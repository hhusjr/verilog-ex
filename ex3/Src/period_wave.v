==> flow/design.v <==
`timescale 1ns / 1ps
module period_wave(F10M, RST, FW);
    input F10M, RST;
    output reg FW;
    reg [8:0] count;
    always @(posedge F10M) begin
        if (RST || count == 499) begin
            FW <= 0;
            count <= 0;
        end else begin
            FW <= count >= 200 && count <= 299;
            count <= count + 1;
        end
    end
endmodule
[Tool chain data of period_wave]
Tool output for the design above, in the order of the flow.
Lines are those of the file above, counted from 1.
Cell names lack the library's common part.
The mark -- stands for no value.
Design
  top module: period_wave
  clock input: F10M
  standard-cell library: sky130hd
  timing corner: tt_025C_1v80

[After elaboration]
Yosys after proc, flatten, opt, wreduce and memory -nomap, before mapping. Enables and synchronous resets that opt folds into registers are not counted as muxes. Memory bits, and registers merged into a memory's read port (data or address), are not among the register bits. Print and check cells are not counted. Equal cells are merged and count once.
Storage and ports
  flip-flop bits (word level): 10
  output and inout bits: 1
  elaborated cells: 8
Operators by class
  add/sub/neg operators: 1
  magnitude comparators: 2
  eq/ne operators: 1
  reductions and logical operators: 2
Operator list (number)
  adder 9 x 1 -> 9 bit with constant B: 1
  greater-or-equal comparator 9 x 8 -> 1 bit with constant B: 1
  <= comparator 9 bit with constant B: 1
  == test 9 bit with constant B: 1
  logical AND 1 bit: 1
  logical OR 1 bit: 1

[Longest topological paths]
Depth = most cells in a row (Yosys ltp): at word level without a register or memory, in the mapped netlist without a sequential cell, where the memories' decode and read muxes count.
Logic depth
  depth after elaboration: 2
  ABC_AREA: 1
  depth in mapped cells: 7
  mapped depth without buffers: 7

[Netlist]
Yosys stat after the flow's synthesis: flattened, memories mapped to cells. It holds for the ABC_AREA given above (unset counts as 0); a run with the other value may have another netlist.
Cell types (number)
  dfxtp_1: 10
  nand2_1: 22
  inv_1: 20
  nor2_1: 9
  nand3_1: 6
  xor2_1: 3
  a21oi_1: 5
  ha_1: 2
  nor2_2: 3
  nand2_2: 2
  nand4_1: 2
  nand2_4: 1
  o21ai_0: 1
Mapped netlist
  cell count: 86
  synthesis area: 558.0 um^2
  sequential area: 200.2 um^2
  flip-flop cells: 10
  buffer cells: 0

[Timing after synthesis]
Source: OpenSTA report_checks on the synthesized netlist (no wires, ideal clock, input and output delay 20% of the period each), path of least setup slack; recovery checks are left aside. Register names are those of the netlist, which keeps one name where synthesis merged equal registers.
Path after synthesis
  kind: register to register
  start point: register count[0]
  end point: register count[8]
  period: 1.34 ns
  launch time at the first pin: 0.000 ns
  data arrival time: 1.015 ns
  required time: 1.218 ns
  setup slack: 0.204 ns
  delay of the path: 1.137 ns
  driving pins on the path: 7
  buffers on the path: 0
  synthesis period reached: 1.136 ns
"delay of the path" = arrival - input delay + setup time.
"driving pins on the path": output pins that drive a net of the path, with the launching flip-flop's if there is one; two outputs of one cell count as two.
"synthesis period reached" is the clock period less the worst setup slack; recovery checks do not enter. This is arithmetic on one report: input and output delays are still those of the set period (20% each).
The rows between start and end are the longest chain of elaborated cells between them; the timing report does not say that the signal goes this way. Where chains are equally long, one stands for them.
A line is the first line of the expression or statement that the cell stems from. Yosys adds cells for indexed reads and writes and turns some case tables into memories.
Between the ends, after synthesis
  path through: dfxtp_1 -> ha_1 -> inv_1 -> nor2_2 -> nand2_1 -> o21ai_0 -> a21oi_1
  cells in the longest elaborated chain: 2
Ends and longest elaborated chain, after synthesis
  start: declaration: RTL line 5  | reg [8:0] count;
  start: assignment: RTL line 9  | count <= 0;
  start: assignment: RTL line 12  | count <= count + 1;
  == test 9 bit: RTL line 7  | if (RST || count == 499) begin
  logical OR 1 bit: RTL line 7
  end: assignment: RTL line 9
  end: assignment: RTL line 12
  end: declaration: RTL line 5

[Worst path after layout]
Path of least setup slack in the final report of record 1 (OpenROAD, finished layout, wires in). Where an end is a register, its clock arrival counts in the times.
Path post-layout
  kind: register to register
  start point: register count[1]
  end point: register count[6]
  period: 0.887 ns
  launch time at the first pin: 0.26 ns
  data arrival time: 1.20 ns
  required time: 1.04 ns
  setup slack: -0.15 ns
  driving pins on the path: 7
  buffers on the path: 0
The rows between start and end are the longest chain of elaborated cells between them; the timing report does not say that the signal goes this way. Where chains are equally long, one stands for them.
Between the ends, post-layout
  path through: dfxtp_4 -> ha_4 -> inv_2 -> nor2_4 -> nand2_2 -> xor2_2 -> nor2_2
  cells in the longest elaborated chain: 2
Ends and longest elaborated chain, post-layout
  start: declaration: RTL line 5  | reg [8:0] count;
  start: assignment: RTL line 9  | count <= 0;
  start: assignment: RTL line 12  | count <= count + 1;
  == test 9 bit: RTL line 7  | if (RST || count == 499) begin
  logical OR 1 bit: RTL line 7
  end: assignment: RTL line 9
  end: assignment: RTL line 12
  end: declaration: RTL line 5

Wiki page: period_wave / flow data

Measured results for period_wave: 2 stored runs of the Yosys and OpenROAD flow on sky130hd. The settings differ; the order carries no meaning. The constraints put input and output delay at 20% of the set period each and load the outputs with 0.01 pF.
"achieved clock period (ns)" means the clock period less the worst setup slack. The figure is calculated, with input and output delays left at 20% of the set period.
"worst setup path time (ns)" means the part of the period allowed to the worst setup path (the constraints hold back 20% at inputs and 20% at outputs) less its slack; where the path has registers, the arrival times of their clocks count too.

Flow files of record 1
==> flow/run.sh <==
#!/bin/bash
# the make line also repeats the synthesis and layout settings of config.mk as NAME=value (left out here)
make -C /OpenROAD-flow-scripts/flow DESIGN_CONFIG=/design/flow/config.mk WORK_HOME=/design/flow/orfs CLKGATE_MAP_FILE= finish
==> flow/config.mk <==
export PLATFORM = sky130hd
export DESIGN_NAME = period_wave
export DESIGN_NICKNAME = period_wave
export VERILOG_FILES = /design/flow/design.v
export SDC_FILE = /design/flow/constraint.sdc
export NUM_CORES = 4
export LEC_CHECK = 0
export ABC_AREA = 1
export CAP_MARGIN = 20
export CORE_ASPECT_RATIO = 0.97
export CORE_MARGIN = 2
export CORE_UTILIZATION = 29
export PLACE_DENSITY_LB_ADDON = 0.15
export SLEW_MARGIN = 20
export TNS_END_PERCENT = 100
==> flow/constraint.sdc <==
create_clock -name core_clock -period 0.887 [get_ports {F10M}]
set_input_delay 0.1774 -clock core_clock [delete_from_list [all_inputs] [get_ports {F10M}]]
set_output_delay 0.1774 -clock core_clock [all_outputs]
set_load 0.01 [all_outputs]

report of record 1
yosys chip area after synthesis (um^2): 558.0
finish__design__die__area: 2291.3
finish__design__instance__utilization: 0.4410
finish__timing__setup__ws: -0.153
finish__timing__hold__ws: 0.488
achieved clock period (ns): 1.040
worst setup path time (ns): 1.04
worst setup path kind: register to register

Flow files of record 2
==> flow/run.sh <==
#!/bin/bash
# the make line also repeats the synthesis and layout settings of config.mk as NAME=value (left out here)
make -C /OpenROAD-flow-scripts/flow DESIGN_CONFIG=/design/flow/config.mk WORK_HOME=/design/flow/orfs CLKGATE_MAP_FILE= finish
==> flow/config.mk <==
export PLATFORM = sky130hd
export DESIGN_NAME = period_wave
export DESIGN_NICKNAME = period_wave
export VERILOG_FILES = /design/flow/design.v
export SDC_FILE = /design/flow/constraint.sdc
export NUM_CORES = 4
export LEC_CHECK = 0
export CAP_MARGIN = 20
export CORE_MARGIN = 2
export CORE_UTILIZATION = 40
export SLEW_MARGIN = 20
==> flow/constraint.sdc <==
create_clock -name core_clock -period 0.73 [get_ports {F10M}]
set_input_delay 0.1460 -clock core_clock [delete_from_list [all_inputs] [get_ports {F10M}]]
set_output_delay 0.1460 -clock core_clock [all_outputs]
set_load 0.01 [all_outputs]

report of record 2
yosys chip area after synthesis (um^2): 475.5
finish__design__die__area: 1480.3
finish__design__instance__utilization: 0.6712
finish__timing__setup__ws: -0.492
finish__timing__hold__ws: 0.485
achieved clock period (ns): 1.222
worst setup path time (ns): 1.22
worst setup path kind: register to register
